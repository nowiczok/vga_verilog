==> flow/design.v <==
module VGA_mod
	(
	input CLK,
	input CE,
	input[7:0] PIXEL,
	input RESET,
	output HSYNC,
	output VSYNC,
	output[7:0] COLOR,
	output PIXEL_EN
	);
	wire BLANKING_V;
	wire OVERFLOW_V;
	wire BLANKING_H;
	wire OVERFLOW_H;
	localparam display_h = 266;
	localparam front_porch_h = 8;
	localparam sync_pulse_h = 24;
	localparam back_porch_h = 42;
	localparam display_v = 600;
	localparam front_porch_v = 1;
	localparam sync_pulse_v = 2;
	localparam back_porch_v = 22;
	assign COLOR = (BLANKING_V == 0 && BLANKING_H == 0) ? PIXEL : 0;	
	assign PIXEL_EN = !(BLANKING_V == 1 || BLANKING_H == 1);
	sync_generator #(.display(display_h), .front_porch(front_porch_h), .sync_pulse(sync_pulse_h), .back_porch(back_porch_h)) 
	HSYNC_GEN(.CLK(CLK), .CE(CE), .RESET(RESET), .SIG(HSYNC), .BLANKING(BLANKING_H), .OVERFLOW(OVERFLOW_H));
	sync_generator #(.display(display_v), .front_porch(front_porch_v), .sync_pulse(sync_pulse_v), .back_porch(back_porch_v)) 
	VSYNC_GEN(.CLK(CLK), .CE(OVERFLOW_H), .RESET(RESET), .SIG(VSYNC), .BLANKING(BLANKING_V), .OVERFLOW(OVERFLOW_V));
endmodule
module image_storage_mk2
	#(
	parameter real_pixels = 0,
	parameter real_lines = 0,
	parameter reduced_pixels = 0,
	parameter reduced_lines = 0,
	parameter pixel_rep = 0,
	parameter line_rep = 0   
	)
	(
	input CLK,
	input CE,
	input RESET,
	output[7:0] COLOR
	);
	integer line_rep_count = 0;
	integer pixel_rep_count = 0;
	integer curr_line = 0;
	integer curr_pixel = 0;
	wire[18:0] image_mem[0:9];
	assign image_mem[0] = 19'b1111000001000000000;
	assign image_mem[1] = 19'b1111000001000000000;
	assign image_mem[2] = 19'b1111000001000000000;
	assign image_mem[3] = 19'b1111000001000000000;
	assign image_mem[4] = 19'b1111000001000000000;
	assign image_mem[5] = 19'b0000000000000001111;
	assign image_mem[6] = 19'b0000000000000001111;
	assign image_mem[7] = 19'b1111111111111111010;
	assign image_mem[8] = 19'b0000000000000001111;
	assign image_mem[9] = 19'b0000000000000001111;
	always @ (posedge CLK) 
	begin
		if(RESET == 1)
		begin
			line_rep_count <= 0;
			curr_line <= 0;
		end else
		begin
			if(CE == 1)
			begin
				if(line_rep_count < (line_rep * real_pixels - 1))
				begin
					line_rep_count <= line_rep_count + 1;	
				end else
				begin
					line_rep_count <= 0;
					curr_line <= curr_line + 1;
					if(curr_line == (reduced_lines - 1))
					begin
						curr_line <= 0;	
					end
				end
			end
		end	
	end
	always @ (posedge CLK)
	begin
		if(RESET == 1)
		begin
			pixel_rep_count <= 0;
			curr_pixel <= 0;
		end else
		begin
			if(CE == 1)
			begin
				if(pixel_rep_count < (pixel_rep - 1))
				begin
					pixel_rep_count <= pixel_rep_count + 1;
				end	else
				begin
					pixel_rep_count <= 0;
					curr_pixel <= curr_pixel + 1;
					if(curr_pixel == (reduced_pixels - 1))
					begin
						curr_pixel <= 0;
					end
				end
			end
		end
	end 
	assign COLOR = (image_mem[curr_line][curr_pixel]) ? 8'b11100000	: 8'b00011001;
endmodule
module sync_generator
	#(
	parameter display = 0,
	parameter front_porch = 0,
	parameter sync_pulse = 0,
	parameter back_porch = 0
	)
	(
	input CLK, 
	input CE, 
	input RESET, 
	output SIG, 
	output BLANKING, 
	output OVERFLOW
	);
	integer counter = 0;
	assign SIG = (counter < (display + front_porch)) || (counter >= (display + front_porch + sync_pulse));
	assign BLANKING = (counter >= display);
	assign OVERFLOW = (counter == (display + front_porch + sync_pulse + back_porch));
	always @ (posedge CLK) 
	begin
		if(CE == 1) 
		begin
			if(RESET == 1) 
			begin
				counter <= 0;
			end else 
			begin
				if(counter < display + front_porch + sync_pulse + back_porch) 
				begin
					counter <= counter + 1;	
				end else 
				begin
					counter <= 0;
				end
			end
		end
	end
endmodule
module top
	(
	input CLK,
	output HSYNC,
	output VSYNC,
	output [7:0] COLOR
	);
	wire[7:0] PIXEL;
	wire PIXEL_EN;
	VGA_mod vga(.CLK(CLK), .CE(1), .PIXEL(PIXEL), .RESET(0), .HSYNC(HSYNC), .VSYNC(VSYNC), .COLOR(COLOR), .PIXEL_EN(PIXEL_EN));
	image_storage_mk2 #(.real_pixels(266), .real_lines(600), .reduced_pixels(19), .reduced_lines(10), .pixel_rep(14), .line_rep(60)) 
	image(.CLK(CLK), .CE(PIXEL_EN), .RESET(0), .COLOR(PIXEL));
endmodule
==> Reports on top <==
The steps from the RTL of top to its reports follow in flow order.
Lines are those of the file above, counted from 1.
Operators carry their Yosys type and port widths (W data, S select, Z words).
Cell names lack the library's common part.
{ "inputs": {"top_module": "top", "clk_port": "CLK", "library": "sky130hd", "lib_corner": "tt_025C_1v80"} }

==> Elaborated design <==
Yosys after proc, flatten, opt, wreduce and memory -nomap, before mapping. Enables and synchronous resets that opt folds into registers are not counted as muxes. Memory bits, and registers merged into a memory's read port (data or address), are not among the register bits. Print and check cells are not counted. Equal cells are merged and count once.
{ "word_totals": {"regBits": 192, "latchBits": 0, "ram_bits": 0, "romBits": 0, "clocked_rd_ports_x_width": 0, "n_memories": 0, "inputBits": 1, "output_inout_bits": 10} }
{ "op_classes": {"addsub": 6, "n_mul": 0, "n_div": 0, "n_cmp": 10, "equal": 12, "shift": 1, "n_mux": 3, "n_logic": 5, "reduce_and_logical": 9} }
{ "op_table": {"columns": ["cell", "count"], "rows": [
  ["$add A32 B2 Y32 const B", 6],
  ["$ge A32 B10 Y1 const B", 2],
  ["$lt A32 B10 Y1 const B", 2],
  ["$ge A32 B11 Y1 const B", 2],
  ["$lt A32 B11 Y1 const B", 2],
  ["$pmux W19 S3", 1],
  ["$shiftx A19 B32 Y1", 1],
  ["$eq A32 B10 Y1 const B", 1],
  ["$lt A32 B15 Y1 const B", 1],
  ["$lt A32 B5 Y1 const B", 1],
  ["$eq A32 B5 Y1 const B", 1],
  ["$eq A32 B6 Y1 const B", 1],
  ["$eq A4 B3 Y1 const B", 4],
  ["$mux W8", 2],
  ["$eq A4 B2 Y1 const B", 2],
  ["$eq A4 B4 Y1 const B", 2],
  ["$not A1 Y1", 5],
  ["$reduce_or A5 Y1", 1],
  ["$reduce_and A2 Y1", 2],
  ["$eq A4 B1 Y1 const B", 1],
  ["$logic_not A4 Y1", 1],
  ["$reduce_or A4 Y1", 1],
  ["$logic_or A1 B1 Y1", 3],
  ["$logic_and A1 B1 Y1", 1]
]} }

==> Longest topological paths <==
Longest topological path by Yosys (ltp), each cell counted once; first at word level (registers and memories cut), then after technology mapping (sequential cells cut; the memories' decode and read muxes count).
{ "logic_depth": {"ltp_word": 6, "ABC_AREA": 0, "ltp_mapped": 8, "mapped_depth_nobuf": 7} }

==> After synthesis <==
Source: synth_stat.txt of the flow (Yosys; design flattened, memories mapped). It holds for the ABC_AREA given above (unset counts as 0); a run with the other value may have another netlist.
{ "mapped": {"cell_count": 1002, "mapped_area_um2": 10421.2, "ff_cells": 192, "buf_cells": 37} }
{ "types": {"columns": ["type", "count"], "rows": [
  ["edfxtp_1", 160],
  ["xnor2_1", 101],
  ["dfxtp_1", 32],
  ["xor2_1", 73],
  ["nor2_1", 170],
  ["nand4_1", 60],
  ["nand3_1", 61],
  ["nor4_1", 45],
  ["nand2_1", 70],
  ["and4_1", 22],
  ["ha_1", 14],
  ["nor3_1", 30],
  ["and3_1", 15],
  ["inv_1", 22],
  ["clkbuf_1", 19],
  ["nor4_4", 3],
  ["and2_1", 9],
  ["a21oi_1", 10]
]} }
Other cell types: 42; their cells: 86.
The figures by module come from a second, unflattened synthesis with its own total; it is not the netlist above.
{ "hier_totals": {"cells_unflattened": 1219, "hier_area_um2": 10961.8} }
Rows give one instance, submodules left out.
{ "by_module": {"columns": ["mod", "instances", "n_cells", "area_um2", "seq_area_um2"], "rows": [
  ["image_storage_mk2", 1, 809, 6742.7, 2562.5],
  ["sync_generator", 1, 205, 2128.3, 960.9],
  ["sync_generator", 1, 192, 1956.9, 960.9],
  ["VGA_mod", 1, 11, 126.4, 0.0],
  ["top", 1, 2, 7.5, 0.0]
]} }

==> Path before layout <==
Path of least setup slack by OpenSTA after synthesis, without wires, with an ideal clock, recovery checks aside; 20% of the period is set as input and as output delay. Where synthesis merged equal registers, the netlist keeps one of their names.
{ "synth_path": {"path_type": "register -> register", "startpoint": "register vga.VSYNC_GEN.counter[14]", "endpoint": "register image.curr_pixel[0]", "tclk_ns": 4.91, "arrival_ns": 4.340, "required_ns": 4.409, "slack_ns": 0.069, "delay_ns": 4.841, "stages": 6, "synth_period_reached_ns": 4.841} }
"delay_ns" = arrival - input delay + setup time.
"stages": output pins that drive a net of the path, with the launching flip-flop's if there is one; two outputs of one cell count as two.
"synth_period_reached_ns" = period - worst setup slack (recovery checks aside). The figure is calculated, with input and output delays left at 20% of the set period.
Between the ends stands the longest chain of elaborated cells between them, by number of cells; it is not shown to be the way that was timed. Of several equally long chains one is given.
A line is the first line of the expression or statement that the cell stems from. Yosys adds cells for indexed reads and writes and turns some case tables into memories.
A register here has more assigning lines than the two given.
{ "synth_between": {"cell_sequence": "edfxtp_1 > nor4_1 > nand2_1 > nor3_1 > a31oi_1 > nor4_1", "elab_chain_len": 4, "cells_between": 4, "cone_lines": 2, "cone_classes": "compare: 1; logic: 1; reduce/logical: 2"} }
{ "synth_rtl": {"columns": ["item", "line_no", "text"], "rows": [
  ["from (decl)", 128, "integer counter = 0;"],
  ["from (assign)", 138, "counter <= 0;"],
  ["from (assign)", 143, "counter <= counter + 1;"],
  ["$ge A32 B11 Y1", 130, "assign BLANKING = (counter >= display);"],
  ["$logic_or A1 B1 Y1", 25, "assign PIXEL_EN = !(BLANKING_V == 1 || BLANKING_H == 1);"],
  ["$not A1 Y1", null, null],
  ["$reduce_and A2 Y1", null, null],
  ["to (assign)", 91, "curr_pixel <= 0;"],
  ["to (assign)", 102, "curr_pixel <= curr_pixel + 1;"],
  ["to (decl)", 49, "integer curr_pixel = 0;"]
]} }

==> Worst path after layout <==
From the final timing report of flow run 2: the path of least setup slack in the routed layout; clock arrival at registers is part of the times.
{ "layout_path": {"path_type": "register -> output", "startpoint": "register vga.VSYNC_GEN.counter[27]", "endpoint": "output COLOR[4]", "tclk_ns": 5.11, "out_delay_ns": 1.02, "arrival_ns": 3.19, "required_ns": 4.09, "slack_ns": 0.89, "stages": 7} }
Between the ends stands the longest chain of elaborated cells between them, by number of cells; it is not shown to be the way that was timed. Of several equally long chains one is given.
A register here has more assigning lines than the two given.
{ "layout_between": {"cell_sequence": "edfxtp_1 > nor4_1 > nand2_1 > nor3_1 > a31oi_1 > nor3b_1 > clkdlybuf4s50_1", "elab_chain_len": 4, "cells_between": 4, "cone_lines": 2, "cone_classes": "compare: 1; mux: 1; logic: 1; reduce/logical: 1"} }
{ "layout_rtl": {"columns": ["item", "line_no", "text"], "rows": [
  ["from (decl)", 128, "integer counter = 0;"],
  ["from (assign)", 138, "counter <= 0;"],
  ["from (assign)", 143, "counter <= counter + 1;"],
  ["$ge A32 B11 Y1", 130, "assign BLANKING = (counter >= display);"],
  ["$not A1 Y1", 24, "assign COLOR = (BLANKING_V == 0 && BLANKING_H == 0) ? PIXEL : 0;"],
  ["$logic_and A1 B1 Y1", 24, null],
  ["$mux W8", 24, null],
  ["to (decl)", 157, "output [7:0] COLOR"]
]} }

Stored flow runs of top (2 of them; Yosys, OpenROAD, sky130hd). They differ in their settings and are not a sequence. Constraints: input delay and output delay 20% of the set period each, output load 0.01 pF.
By "achieved clock period (ns)" is meant the clock period of the run minus its worst setup slack. This is arithmetic on one report: input and output delays are still those of the set period (20% each).
By "worst setup path time (ns)" is meant the share of the clock period that the worst setup path is allowed (20% is reserved at inputs, 20% at outputs), minus its slack. Clock arrival times at its registers enter into it.
"finish__power__total": no workload was simulated; the value follows from the tool's default switching activity.

settings of flow run 1
{
  "period_ns": 6.13,
  "CORE_UTILIZATION": 53,
  "PLACE_DENSITY_LB_ADDON": 0.09,
  "CELL_PAD_IN_SITES_GLOBAL_PLACEMENT": 3,
  "CELL_PAD_IN_SITES_DETAIL_PLACEMENT": 0,
  "ABC_AREA": 0,
  "CTS_CLUSTER_SIZE": 69,
  "CTS_CLUSTER_DIAMETER": 254,
  "MIN_ROUTING_LAYER": "met2",
  "MAX_ROUTING_LAYER": "met5",
  "CAP_MARGIN": 20,
  "CORE_MARGIN": 2,
  "SLEW_MARGIN": 20
}
report of flow run 1: did not finish, place, FLW-0024

settings of flow run 2
{
  "period_ns": 5.11,
  "SETUP_SLACK_MARGIN": 0.56,
  "CAP_MARGIN": 20,
  "CORE_MARGIN": 2,
  "CORE_UTILIZATION": 40,
  "SLEW_MARGIN": 20
}
report of flow run 2
yosys chip area after synthesis (um^2): 10421.2
finish__design__die__area: 27360.5
finish__design__instance__area__stdcell: 11472.3
finish__design__instance__utilization: 0.4440
finish__timing__setup__ws: 0.895
finish__timing__setup__tns: 0.000
finish__timing__hold__ws: 0.468
finish__power__total: 3.040e-03
achieved clock period (ns): 4.215
worst setup path time (ns): 3.19
worst setup path kind: register -> output
